==> flow/design.v <==
module mul_simple #(     
    parameter DATA_1_WIDTH = 8,
    parameter DATA_2_WIDTH = DATA_1_WIDTH,
    parameter RES_WIDTH = DATA_1_WIDTH + DATA_2_WIDTH
)(
    input wire [DATA_1_WIDTH - 1 : 0] first,
    input wire [DATA_2_WIDTH - 1 : 0] second,
    output wire [RES_WIDTH - 1 : 0] result
);
    wire [RES_WIDTH - 1 : 0] first_byte_extended;
    assign first_byte_extended = {{(RES_WIDTH - DATA_1_WIDTH){1'b0}}, first[DATA_1_WIDTH - 1 : 0]};
    wire [RES_WIDTH - 1 : 0] mul_by_digit [DATA_2_WIDTH - 1 : 0];
    genvar i;
    generate for(i = 0; i < DATA_2_WIDTH; i = i + 1) begin : loop_mul
        assign mul_by_digit[i] = (first_byte_extended << i) & {RES_WIDTH{second[i]}};
    end
    endgenerate
    wire [RES_WIDTH - 1 : 0] mid_data [DATA_2_WIDTH - 1 : 0];
    generate for(i = 0; i < DATA_2_WIDTH; i = i + 1) begin : loop_sum
        if(i == 0)
            assign mid_data[i] = mul_by_digit[i];
        else
            assign mid_data[i] = mid_data[i - 1] + mul_by_digit[i];  
    end              
    endgenerate      
    assign result = mid_data[DATA_2_WIDTH - 1];
endmodule
module mul #(  
    parameter DATA_WIDTH = 32,
    parameter RES_WIDTH = DATA_WIDTH * 2,
    parameter PART_DATA_WIDTH = 8  
)(
    input wire clk,
    input wire reset,
    input wire rd_en,
    input wire wr_en,
    input wire [DATA_WIDTH - 1 : 0] wr_data_1,   
    input wire [DATA_WIDTH - 1 : 0] wr_data_2,
    output wire [RES_WIDTH - 1 : 0] rd_data,
    output reg wr_ready,
    output reg rd_ready,
    output reg rd_val
);
    reg [DATA_WIDTH - 1 : 0] wr_data_1_save;
    reg [DATA_WIDTH - 1 : 0] wr_data_2_save;
    reg [RES_WIDTH - 1 : 0] result;
    localparam EXT_WIDTH = DATA_WIDTH + DATA_WIDTH % PART_DATA_WIDTH;
    wire [EXT_WIDTH - 1 : 0] wr_data_2_save_extended;
    generate if(EXT_WIDTH == DATA_WIDTH) begin : gen_if_ext
        assign wr_data_2_save_extended = wr_data_2_save;
    end
    else begin
        assign wr_data_2_save_extended = {{(EXT_WIDTH - DATA_WIDTH){1'b0}}, wr_data_2_save[DATA_WIDTH - 1 : 0]};
    end  
    endgenerate
    localparam STEP_COUNT = EXT_WIDTH / PART_DATA_WIDTH;
    localparam STEP_WIDTH = $clog2(STEP_COUNT);
    reg [STEP_WIDTH- 1 : 0] step;
    wire [PART_DATA_WIDTH - 1 : 0] part_second [STEP_COUNT - 1 : 0];
    genvar i;
    generate for(i = 0; i < STEP_COUNT; i = i + 1) begin : loop_parts
        assign part_second[i] = wr_data_2_save_extended[PART_DATA_WIDTH * (i + 1) - 1 : PART_DATA_WIDTH * i];
    end      
    endgenerate
    localparam PART_RES_WIDTH = RES_WIDTH;
    wire [PART_RES_WIDTH - 1 : 0] part_res;
    mul_simple #(.DATA_1_WIDTH(DATA_WIDTH), .DATA_2_WIDTH(PART_DATA_WIDTH), .RES_WIDTH(PART_RES_WIDTH)) mul_simple_main
               (wr_data_1_save, part_second[step], part_res);
    localparam STEP_MUL_PDW_WIDTH = $clog2(STEP_COUNT * PART_DATA_WIDTH);  
    wire [STEP_MUL_PDW_WIDTH - 1 : 0] step_mul_PDW;
    localparam PDW_WIDTH = $clog2(PART_DATA_WIDTH + 1);
    generate if(PDW_WIDTH < STEP_WIDTH) begin : gen_if_compare
    mul_simple #(.DATA_1_WIDTH(STEP_WIDTH), .DATA_2_WIDTH(PDW_WIDTH), .RES_WIDTH(STEP_MUL_PDW_WIDTH))
        mul_simple_step (step, PART_DATA_WIDTH [PDW_WIDTH - 1 : 0], step_mul_PDW);
    end
    else begin : gen_else_compare
    mul_simple #(.DATA_1_WIDTH(PDW_WIDTH), .DATA_2_WIDTH(STEP_WIDTH), .RES_WIDTH(STEP_MUL_PDW_WIDTH))
        mul_simple_step (PART_DATA_WIDTH [PDW_WIDTH - 1 : 0], step, step_mul_PDW);
    end
    endgenerate
    assign rd_data = result;
    always @(posedge clk)
        if(reset)
            wr_ready <= 1;
        else
            wr_ready <= (wr_en) ? 0 :
                (rd_en & rd_ready) ? 1 : wr_ready;
    always @(posedge clk)
        if(reset)
            rd_ready <= 0;
        else
            rd_ready <= (rd_en) ? 0 :
                (step == STEP_COUNT - 1) ? 1 : rd_ready;
    always @(posedge clk) begin
        if(reset) begin
            wr_data_1_save <= 0;
            wr_data_2_save <= 0;
        end
        else begin
            wr_data_1_save <= (wr_en & wr_ready) ? wr_data_1 : wr_data_1_save;
            wr_data_2_save <= (wr_en & wr_ready) ? wr_data_2 : wr_data_2_save;
        end
    end
    always @(posedge clk)
        if(reset)
            step <= 0;
        else
            step <= (step == STEP_COUNT - 1) ? 0 :
                (~wr_ready) ? step + 1 : step;
    always @(posedge clk)
        if(reset)
            result <= 0;
        else
            result <= (~rd_ready & ~wr_ready) ? result + ((part_res) << step_mul_PDW) : result;
    always @(posedge clk)
        if(reset)
            rd_val <= 0;
        else
            rd_val <= (rd_en) ? rd_ready : rd_val;
endmodule
Tool chain data of mul --
Tool output for the design above, in the order of the flow. Lines are those of the file above, counted from 1. Operators: Yosys type, input widths -> output width; for muxes data width and select width s. Cell names lack the library's common part. The mark -- stands for no value.
Design: design top mul, clock port clk, library sky130hd, timing corner tt_025C_1v80

Word-level counts --
Counts by Yosys on the flattened word-level netlist (proc, flatten, opt, wreduce). Print and check cells are left out. Cells with the same type and inputs are merged into one.
Cells by class: reduce/logical cells 4, shift operators 1, add/sub/neg operators 10, equality and inequality tests 3, multiplexer cells 3, bitwise gates (word level) 13
Operator list (number):
- $add 64x64->64 | 8
- $and 32x64->64 | 1
- $and 33x64->64 | 1
- $and 34x64->64 | 1
- $and 35x64->64 | 1
- $and 36x64->64 | 1
- $and 37x64->64 | 1
- $and 38x64->64 | 1
- $and 39x64->64 | 1
- $shl 64x5->64 | 1
- $pmux 8 s4 | 1
- $add 4x5->5 | 1
- $eq 2x2->1 const B | 2
- $reduce_or 2->1 | 2
- $and 1x1->1 | 3
- $not 1->1 | 2
- $add 2x1->2 const B | 1
- $eq 2x1->1 const B | 1
- $logic_not 2->1 | 1
- $reduce_bool 2->1 | 1
- $mux 1 | 2
Bit counts: register bits 133, output and inout port bits 67, word-level cells 41

Longest topological paths --
Yosys ltp: most cells in a row. Word level: on the elaborated netlist, between registers, memories and ports. Mapped: between sequential cells and ports; inverters and the memories' decode and read muxes count.
Depth: depth in word-level cells 12, ABC_AREA 1, mapped depth 56

Netlist --
Source: synth_stat.txt of the flow (Yosys; design flattened, memories mapped). It holds for the ABC_AREA given above (unset counts as 0); a run with the other value may have another netlist. The area totals of this step are shown rounded.
Cell types:
- fa_1 | number 183, area in all 3.66E+03 um^2
- dfxtp_1 | number 133, area in all 2.66E+03 um^2
- nor2_1 | number 609, area in all 2.29E+03 um^2
- nand2_1 | number 532, area in all 2E+03 um^2
- inv_1 | number 455, area in all 1.71E+03 um^2
- ha_1 | number 126, area in all 1.58E+03 um^2
- o21ai_0 | number 205, area in all 1.03E+03 um^2
- nand3_1 | number 160, area in all 800.768 um^2
- a21oi_1 | number 158, area in all 790.758 um^2
- xor2_1 | number 28, area in all 245.235 um^2
- clkbuf_1 | number 51, area in all 191.434 um^2
- xnor2_1 | number 19, area in all 166.41 um^2
- nand4_1 | number 20, area in all 125.12 um^2
- nand2_2 | number 19, area in all 118.864 um^2
- nor3_1 | number 22, area in all 110.106 um^2
- buf_2 | number 20, area in all 100.096 um^2
- a21o_1 | number 12, area in all 90.086 um^2
- o21bai_1 | number 12, area in all 90.086 um^2
Other cell types: 34; their cells: 134.
Synthesis totals: cells in the netlist 2898, chip area (Yosys) 0.0187 mm^2, buffers 83, sequential part of the area 0.00266 mm^2, mapped flip-flops 133

Timing after synthesis --
OpenSTA on the mapped netlist: ideal clock, no wires. The path of least setup slack (recovery checks aside). Input and output delay are each 20% of the period. Register names are those of the netlist, which keeps one name where synthesis merged equal registers.
Path post-synthesis: kind register to register, start point reg step[0], end point reg result[54], path delay 7.432 ns, period 9.39 ns, launch time at the first pin 0.000 ns, buffers on the path 4, data required time 9.277 ns, slack 1.958 ns, stages 46, arrival time 7.319 ns, library setup time 0.113 ns, period reached after synthesis 7.432 ns
"path delay" = arrival - input delay + setup time. "stages" counts driving pins, that of a launching flip-flop among them; a cell with two outputs on the path counts twice. "period reached after synthesis" is the clock period less the worst setup slack; recovery checks do not enter. This is arithmetic on one report: input and output delays are still those of the set period (20% each). Between the ends stands the longest chain of elaborated cells between them, by number of cells; it is not shown to be the way that was timed. Of several equally long chains one is given. A line is the first line of the expression or statement that the cell stems from. Yosys adds cells for indexed reads and writes and turns some case tables into memories.
Between the ends, post-synthesis: path through dfxtp_1 -> clkbuf_8 -> inv_1 -> clkbuf_1 -> buf_1 -> ha_1 -> inv_1 -> buf_2 -> nand2_1 -> a221oi_1 -> nor2_1 -> clkinv_1 -> nor2_1 -> fa_1 -> fa_1 -> fa_1 -> inv_1 -> fa_1 -> [10 not listed] -> nand2_1 -> nand2_1 -> inv_1 -> nand2_1 -> nand2_1 -> o21ai_1 -> ha_1 -> a21oi_1 -> a21boi_1 -> o21ai_0 -> a21oi_1 -> nor2_1 -> nor2_1 -> nand3_1 -> nand2_1 -> nand2_1 -> o21ai_1 -> inv_1, cells in the longest elaborated chain 12
RTL lines, path post-synthesis:
- from (decl) | RTL line 58 | reg [STEP_WIDTH- 1 : 0] step;
- from (assign) | RTL line 106 | step <= 0;
- from (assign) | RTL line 108 | step <= (step == STEP_COUNT - 1) ? 0 :
- $eq 2x2->1 | RTL line 68 | (wr_data_1_save, part_second[step], part_res);
- $pmux 8 s4 | RTL line 68
- $and 32x64->64 | RTL line 15 | assign mul_by_digit[i] = (first_byte_extended << i) & {RES_WIDTH{second[i]}};
- $add 64x64->64 (7 in a row) | RTL line 23 | assign mid_data[i] = mid_data[i - 1] + mul_by_digit[i];
- $shl 64x5->64 | RTL line 114 | result <= (~rd_ready & ~wr_ready) ? result + ((part_res) << step_mul_PDW) : result;
- $add 64x64->64 | RTL line 114
- to (assign) | RTL line 112 | result <= 0;
- to (assign) | RTL line 114
- to (decl) | RTL line 46 | reg [RES_WIDTH - 1 : 0] result;

Worst path after layout --
Path of least setup slack in the final report of run 2 (OpenROAD, finished layout, wires in). Where an end is a register, its clock arrival counts in the times.
Path post-layout: kind register to register, start point reg step[1], end point reg result[58], library setup time 0.09 ns, data required time 13.62 ns, stages 37, launch time at the first pin 0.51 ns, arrival time 11.21 ns, period 13.2 ns, slack 2.41 ns, buffers on the path 2
Between the ends stands the longest chain of elaborated cells between them, by number of cells; it is not shown to be the way that was timed. Of several equally long chains one is given.
Between the ends, post-layout: path through dfxtp_1 -> buf_4 -> inv_1 -> ha_1 -> inv_1 -> nor2_1 -> nor2_1 -> clkinv_1 -> buf_4 -> nor2_1 -> fa_1 -> fa_1 -> fa_1 -> fa_1 -> ha_1 -> nand2_1 -> nor2_1 -> inv_1 -> nor2_1 -> inv_1 -> nor2_1 -> nand3_1 -> nand4_1 -> nand2_1 -> o21ai_0 -> ha_1 -> nand2_1 -> nor2_1 -> inv_1 -> nor2_1 -> inv_1 -> nor3_1 -> nand4_1 -> nand3_1 -> nand3_1 -> nand2_1 -> inv_1, cells in the longest elaborated chain 12
RTL lines, path post-layout:
- from (decl) | RTL line 58 | reg [STEP_WIDTH- 1 : 0] step;
- from (assign) | RTL line 106 | step <= 0;
- from (assign) | RTL line 108 | step <= (step == STEP_COUNT - 1) ? 0 :
- $eq 2x2->1 | RTL line 68 | (wr_data_1_save, part_second[step], part_res);
- $pmux 8 s4 | RTL line 68
- $and 32x64->64 | RTL line 15 | assign mul_by_digit[i] = (first_byte_extended << i) & {RES_WIDTH{second[i]}};
- $add 64x64->64 (7 in a row) | RTL line 23 | assign mid_data[i] = mid_data[i - 1] + mul_by_digit[i];
- $shl 64x5->64 | RTL line 114 | result <= (~rd_ready & ~wr_ready) ? result + ((part_res) << step_mul_PDW) : result;
- $add 64x64->64 | RTL line 114
- to (assign) | RTL line 112 | result <= 0;
- to (assign) | RTL line 114
- to (decl) | RTL line 46 | reg [RES_WIDTH - 1 : 0] result;

# Flow runs of mul

Record of 2 stored runs of the RTL-to-layout flow on mul, platform sky130hd. The runs are unordered. Constraints: input delay and output delay 20% of the set period each, output load 0.01 pF.
By "achieved period" is meant the clock period of the run minus its worst setup slack. This is arithmetic on one report: input and output delays are still those of the set period (20% each).
"critical path time" is the time allowed to the run's worst setup path (the clock period less input and output delay, where it has them) less its slack. Clock arrival times count: a late capture clock shortens it, a late launch clock lengthens it.
By "total power of the final layout" is meant OpenSTA's value without simulated activity: inputs other than the clock are taken to toggle once in ten clock periods, and the tool carries that through the logic.
Measured values are rounded.

[run 1] flow files
==> flow/run.sh <==
#!/bin/bash
# the make line also repeats the synthesis and layout settings of config.mk as NAME=value (left out here)
make -C /OpenROAD-flow-scripts/flow DESIGN_CONFIG=/design/flow/config.mk WORK_HOME=/design/flow/orfs CLKGATE_MAP_FILE= finish
==> flow/config.mk <==
export PLATFORM = sky130hd
export DESIGN_NAME = mul
export DESIGN_NICKNAME = mul
export VERILOG_FILES = /design/flow/design.v
export SDC_FILE = /design/flow/constraint.sdc
export NUM_CORES = 4
export LEC_CHECK = 0
export CAP_MARGIN = 20
export CELL_PAD_IN_SITES_DETAIL_PLACEMENT = 2
export CELL_PAD_IN_SITES_GLOBAL_PLACEMENT = 2
export CORE_MARGIN = 2
export CORE_UTILIZATION = 71
export CTS_CLUSTER_DIAMETER = 387
export CTS_CLUSTER_SIZE = 28
export MAX_ROUTING_LAYER = met4
export MIN_ROUTING_LAYER = met2
export PLACE_DENSITY = 0.4
export SETUP_SLACK_MARGIN = -0.29
export SLEW_MARGIN = 20
export TNS_END_PERCENT = 85
==> flow/constraint.sdc <==
create_clock -name core_clock -period 6.79 [get_ports {clk}]
set_input_delay 1.3580 -clock core_clock [delete_from_list [all_inputs] [get_ports {clk}]]
set_output_delay 1.3580 -clock core_clock [all_outputs]
set_load 0.01 [all_outputs]

[run 1] result: no final report: placement broke off with GPL-0301

[run 2] flow files
==> flow/run.sh <==
#!/bin/bash
# the make line also repeats the synthesis and layout settings of config.mk as NAME=value (left out here)
make -C /OpenROAD-flow-scripts/flow DESIGN_CONFIG=/design/flow/config.mk WORK_HOME=/design/flow/orfs CLKGATE_MAP_FILE= finish
==> flow/config.mk <==
export PLATFORM = sky130hd
export DESIGN_NAME = mul
export DESIGN_NICKNAME = mul
export VERILOG_FILES = /design/flow/design.v
export SDC_FILE = /design/flow/constraint.sdc
export NUM_CORES = 4
export LEC_CHECK = 0
export ABC_AREA = 1
export CAP_MARGIN = 20
export CELL_PAD_IN_SITES_DETAIL_PLACEMENT = 0
export CORE_ASPECT_RATIO = 1.26
export CORE_MARGIN = 2
export CORE_UTILIZATION = 40
export GPL_ROUTABILITY_DRIVEN = 1
export GPL_TIMING_DRIVEN = 1
export MIN_ROUTING_LAYER = met2
export PLACE_DENSITY_LB_ADDON = 0.19
export SLEW_MARGIN = 20
==> flow/constraint.sdc <==
create_clock -name core_clock -period 13.2 [get_ports {clk}]
set_input_delay 2.6400 -clock core_clock [delete_from_list [all_inputs] [get_ports {clk}]]
set_output_delay 2.6400 -clock core_clock [all_outputs]
set_load 0.01 [all_outputs]

[run 2] result: worst slack on setup checks 2.41 ns; utilization after layout 45.4%; standard-cell area of the final layout 0.0212 mm^2; achieved period 10.793 ns; die outline area 0.0486 mm^2; total power of the final layout 3170 uW; worst hold slack in the final report 0.480 ns; critical path time 10.79 ns; worst setup path type register to register; mapped cell area after synthesis 0.0187 mm^2; sum of negative setup slack 0.000 ns
