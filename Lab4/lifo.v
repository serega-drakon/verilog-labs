==> flow/design.v <==
module lifo#(
    parameter LIFO_DEPTH = 8,
    parameter DATA_WIDTH = 8
)(
    input wire clk,
    input wire reset,
    input wire rd_en,
    input wire wr_en,
    input wire [DATA_WIDTH - 1 : 0] wr_data,
    output wire [DATA_WIDTH - 1 : 0] rd_data,
    output wire wr_ready,
    output wire rd_ready,
    output reg rd_val
);
    localparam LEN_LENTH = $clog2(LIFO_DEPTH + 1);
    reg [DATA_WIDTH - 1 : 0] array [LIFO_DEPTH - 1 : 0];
    reg [LEN_LENTH - 1 : 0] len;
    assign wr_ready = len < LIFO_DEPTH;
    assign rd_ready = len > 0;
    assign rd_data = array[0];
    always @(posedge clk) begin
        if(reset)
            rd_val <= 0;
        else
            rd_val <= (rd_en) ? rd_ready : rd_val;
    end
    generate if(LIFO_DEPTH > 1) begin : ifgenStack
        always @(posedge clk) begin
            if(reset)
                array[0] <= array[0];
            else
                array[0] <= (wr_en & wr_ready) ? wr_data :
                    (rd_en) ? array[1] : array[0];
        end
    end
    else if(LIFO_DEPTH == 1) begin : ifgenSimpleStack
        always  @(posedge clk) begin
            if(reset)
                array[0] <= array[0];
            else
                array[0] <= (wr_en & wr_ready) ? wr_data : array[0];
        end
    end
    endgenerate
    genvar i;
    generate for(i = 1; i < LIFO_DEPTH; i = i + 1) begin : loopArray
        if(i != LIFO_DEPTH - 1) begin
            always @(posedge clk)
                if(reset)
                    array[i] <= array[i];
                else
                    array[i] <= (wr_en & wr_ready & ~rd_en) ? array[i - 1] :
                        (~wr_en & rd_en & rd_ready) ? array[i + 1] : array[i];
        end
        else begin
            always @(posedge clk)
                if(reset)
                    array[i] <= array[i];
                else
                    array[i] <= (wr_en & wr_ready & ~rd_en) ? array[i - 1] : array[i];
        end
    end
    endgenerate
    always  @(posedge clk) begin
        if(reset)
            len <= 0;
        else
            len <= (~wr_en & rd_en & len > 0) ? len - 1 :
            (wr_en & ~rd_en & wr_ready) ? len + 1 :
            (wr_en & rd_en & len == 0) ? 1 : len;
    end
endmodule
Step by step through the tools: lifo
What the tools print for lifo, step after step.
Line numbers count from 1 in the design file above.
Library cell names are shortened.
{"block": "setup", "top": "lifo", "clock_port": "clk", "library": "sky130hd", "pvt_corner": "tt_025C_1v80"}

Elaborated design
Source: Yosys, flattened and elaborated. Widths are those after wreduce. Registers that Yosys merges into a memory's read port (data or address) are not register bits. Print and check cells do not count. Equal cells are merged and count once.
{"block": "op_classes", "n_addsub": 2, "compare": 2, "mux": 17, "logic": 11, "n_reduce_logical": 7}
{"block": "op_table", "operator": "8-bit 2-to-1 mux", "n": 14}
{"block": "op_table", "operator": "4-bit 2-to-1 mux", "n": 3}
{"block": "op_table", "operator": "1-bit AND", "n": 8}
{"block": "op_table", "operator": "2-bit AND reduction", "n": 3}
{"block": "op_table", "operator": "2-bit nonzero test", "n": 2}
{"block": "op_table", "operator": "4-bit by 1-bit adder with 4-bit output with constant B", "n": 1}
{"block": "op_table", "operator": "4-bit by 1-bit subtractor with 4-bit output with constant B", "n": 1}
{"block": "op_table", "operator": "4-bit by 1-bit > comparator with 1-bit output with constant B", "n": 1}
{"block": "op_table", "operator": "4-bit < comparator with constant B", "n": 1}
{"block": "op_table", "operator": "4-bit zero test", "n": 1}
{"block": "op_table", "operator": "1-bit NOT", "n": 3}
{"block": "op_table", "operator": "3-bit nonzero test", "n": 1}
{"block": "bits", "reg_bits": 69, "inputBits": 12}

Logic depth
Yosys ltp: most cells in a row. Word level: on the elaborated netlist, between registers, memories and ports. Mapped: between sequential cells and ports; inverters and the memories' decode and read muxes count.
{"block": "logic_depth", "depth_word": 5, "ABC_AREA": 0, "mapped_depth": 7, "ltp_nobuf": 6}

Netlist
Source: synth_stat.txt of the flow (Yosys; design flattened, memories mapped). It holds for the ABC_AREA given above (unset counts as 0); a run with the other value may have another netlist.
{"block": "types", "cell": "edfxtp_1", "n": 64, "type_area_um2": 1.92E+03}
{"block": "types", "cell": "nand2_1", "n": 146, "type_area_um2": 548.026}
{"block": "types", "cell": "mux2_2", "n": 9, "type_area_um2": 101.347}
{"block": "types", "cell": "dfxtp_1", "n": 5, "type_area_um2": 100.096}
{"block": "types", "cell": "buf_2", "n": 7, "type_area_um2": 35.034}
{"block": "types", "cell": "ha_1", "n": 2, "type_area_um2": 25.024}
{"block": "types", "cell": "nor2_1", "n": 5, "type_area_um2": 18.768}
{"block": "types", "cell": "a211oi_1", "n": 2, "type_area_um2": 15.014}
{"block": "types", "cell": "a21oi_1", "n": 3, "type_area_um2": 15.014}
{"block": "types", "cell": "and2b_1", "n": 2, "type_area_um2": 15.014}
{"block": "types", "cell": "clkbuf_1", "n": 4, "type_area_um2": 15.014}
{"block": "types", "cell": "nand2b_1", "n": 2, "type_area_um2": 12.512}
{"block": "types", "cell": "nor3b_2", "n": 1, "type_area_um2": 12.512}
{"block": "types", "cell": "inv_1", "n": 3, "type_area_um2": 11.261}
{"block": "types", "cell": "mux2i_1", "n": 1, "type_area_um2": 10.01}
{"block": "types", "cell": "a32oi_1", "n": 1, "type_area_um2": 8.758}
{"block": "types", "cell": "or3b_1", "n": 1, "type_area_um2": 8.758}
{"block": "types", "cell": "xnor2_1", "n": 1, "type_area_um2": 8.758}
Not listed: further types 9, cells in them 9.
{"block": "mapped", "cell_count": 268, "yosys_area_um2": 2939.1, "flip_flops": 69, "n_buf": 14}

Path before layout
OpenSTA on the mapped netlist: ideal clock, no wires. The path of least setup slack (recovery checks aside). Input and output delay are each 20% of the period. Register names are those of the netlist, which keeps one name where synthesis merged equal registers.
{"block": "synth_path", "path_type": "in2reg", "start": "input port wr_en", "end": "register array[1][0]", "tclk_ps": 9240, "input_delay_ps": 1848, "t_first_pin_ps": 1848, "t_arrival_ps": 4685, "t_required_ps": 8771, "path_slack_ps": 4086, "path_delay_ps": 3306, "path_stages": 5, "period_less_setup_slack_ps": 5154}
"path_delay_ps" is the arrival time less input delay plus setup time.
"path_stages" counts driving pins, that of a launching flip-flop among them; a cell with two outputs on the path counts twice.
"period_less_setup_slack_ps" = period - worst setup slack (recovery checks aside). The figure is calculated, with input and output delays left at 20% of the set period.
The rows between start and end are the longest chain of elaborated cells between them; the timing report does not say that the signal goes this way. Where chains are equally long, one stands for them.
A line is the first line of the expression or statement that the cell stems from. Yosys adds cells for indexed reads and writes and turns some case tables into memories.
Only ways into the end's enable, where the timed path ends, are counted here.
{"block": "synth_via", "path_cell_list": "and2b_1 > nand2b_1 > clkbuf_1 > buf_2 > a21oi_1", "elab_chain_len": 5, "cone_cells": 7, "classes_between": "5 x logic; 2 x reduce/logical"}
{"block": "synth_rtl", "item": "start, declared", "line": 8, "rtl": "input wire wr_en,"}
{"block": "synth_rtl", "item": "1-bit NOT", "line": 53, "rtl": "(~wr_en & rd_en & rd_ready) ? array[i + 1] : array[i];"}
{"block": "synth_rtl", "item": "1-bit AND (2 in a row)", "line": 53}
{"block": "synth_rtl", "item": "2-bit nonzero test"}
{"block": "synth_rtl", "item": "2-bit AND reduction"}
{"block": "synth_rtl", "item": "end, assigned", "line": 50, "rtl": "array[i] <= array[i];"}
{"block": "synth_rtl", "item": "end, assigned", "line": 52, "rtl": "array[i] <= (wr_en & wr_ready & ~rd_en) ? array[i - 1] :"}
{"block": "synth_rtl", "item": "end, declared", "line": 16, "rtl": "reg [DATA_WIDTH - 1 : 0] array [LIFO_DEPTH - 1 : 0];"}

Timing after layout
Path of least setup slack in the final report of run 1 (OpenROAD, finished layout, wires in). Where an end is a register, its clock arrival counts in the times.
The report prints the path's times to 10 ps; the period is as set.
{"block": "layout_path", "path_type": "in2reg", "start": "input port wr_en", "end": "register array[3][2]", "tclk_ps": 4520, "input_delay_ps": 900, "t_first_pin_ps": 900, "t_arrival_ps": 3070, "t_required_ps": 4490, "path_slack_ps": 1420, "path_stages": 5}
The rows between start and end are the longest chain of elaborated cells between them; the timing report does not say that the signal goes this way. Where chains are equally long, one stands for them.
Only ways into the end's enable, where the timed path ends, are counted here.
{"block": "layout_via", "path_cell_list": "clkdlybuf4s50_1 > and2b_1 > nand2b_2 > a21oi_4 > buf_4", "elab_chain_len": 5, "cone_cells": 7, "classes_between": "5 x logic; 2 x reduce/logical"}
{"block": "layout_rtl", "item": "start, declared", "line": 8, "rtl": "input wire wr_en,"}
{"block": "layout_rtl", "item": "1-bit NOT", "line": 53, "rtl": "(~wr_en & rd_en & rd_ready) ? array[i + 1] : array[i];"}
{"block": "layout_rtl", "item": "1-bit AND (2 in a row)", "line": 53}
{"block": "layout_rtl", "item": "2-bit nonzero test"}
{"block": "layout_rtl", "item": "2-bit AND reduction"}
{"block": "layout_rtl", "item": "end, assigned", "line": 50, "rtl": "array[i] <= array[i];"}
{"block": "layout_rtl", "item": "end, assigned", "line": 52, "rtl": "array[i] <= (wr_en & wr_ready & ~rd_en) ? array[i - 1] :"}
{"block": "layout_rtl", "item": "end, declared", "line": 16, "rtl": "reg [DATA_WIDTH - 1 : 0] array [LIFO_DEPTH - 1 : 0];"}

Settings and measured results of 2 stored flow runs for module lifo (sky130hd), not sorted in any way. The constraints put input and output delay at 20% of the set period each and load the outputs with 0.01 pF.
By "timing.worst_path_ps" is meant the share of the clock period that the worst setup path is allowed (20% is reserved at inputs, 20% at outputs), minus its slack. Clock arrival times at its registers enter into it.
By "power_uw" is meant OpenSTA's value without simulated activity: inputs other than the clock are taken to toggle once in ten clock periods, and the tool carries that through the logic.
"timing.worst_path_ps" is known to 10 ps.

{"run": "run 1", "settings": { "period_ns": 4.52, "CORE_UTILIZATION": 58, "CORE_MARGIN": 3, "CELL_PAD_IN_SITES_GLOBAL_PLACEMENT": 0, "GPL_ROUTABILITY_DRIVEN": 0, "CTS_CLUSTER_SIZE": 93, "CAP_MARGIN": 0, "SLEW_MARGIN": 15, "MAX_ROUTING_LAYER": "met4" }, "results": { "setup_ws_ps": 1423, "fin_hold_ws_ps": 464, "tns_setup_ps": 0, "timing.worst_path_ps": 2190, "worst_setup_path_type": "in2reg", "finish.stdcell_area_um2": 3389.5, "power_uw": 1428, "ys_area_um2": 2939.1, "design.die.area_um2": 5957.5 }}
{"run": "run 2", "settings": { "period_ns": 4.08, "CORE_UTILIZATION": 34, "SETUP_SLACK_MARGIN": -0.32, "PLACE_DENSITY_LB_ADDON": 0.1, "CELL_PAD_IN_SITES_GLOBAL_PLACEMENT": 2, "ABC_AREA": 1, "GPL_ROUTABILITY_DRIVEN": 1, "CAP_MARGIN": 20, "CORE_MARGIN": 2, "SLEW_MARGIN": 20 }, "results": { "setup_ws_ps": 1459, "fin_hold_ws_ps": 466, "tns_setup_ps": 0, "timing.worst_path_ps": 1800, "worst_setup_path_type": "reg2out", "finish.stdcell_area_um2": 3553.4, "power_uw": 1747, "ys_area_um2": 3026.7, "design.die.area_um2": 9672.7 }}
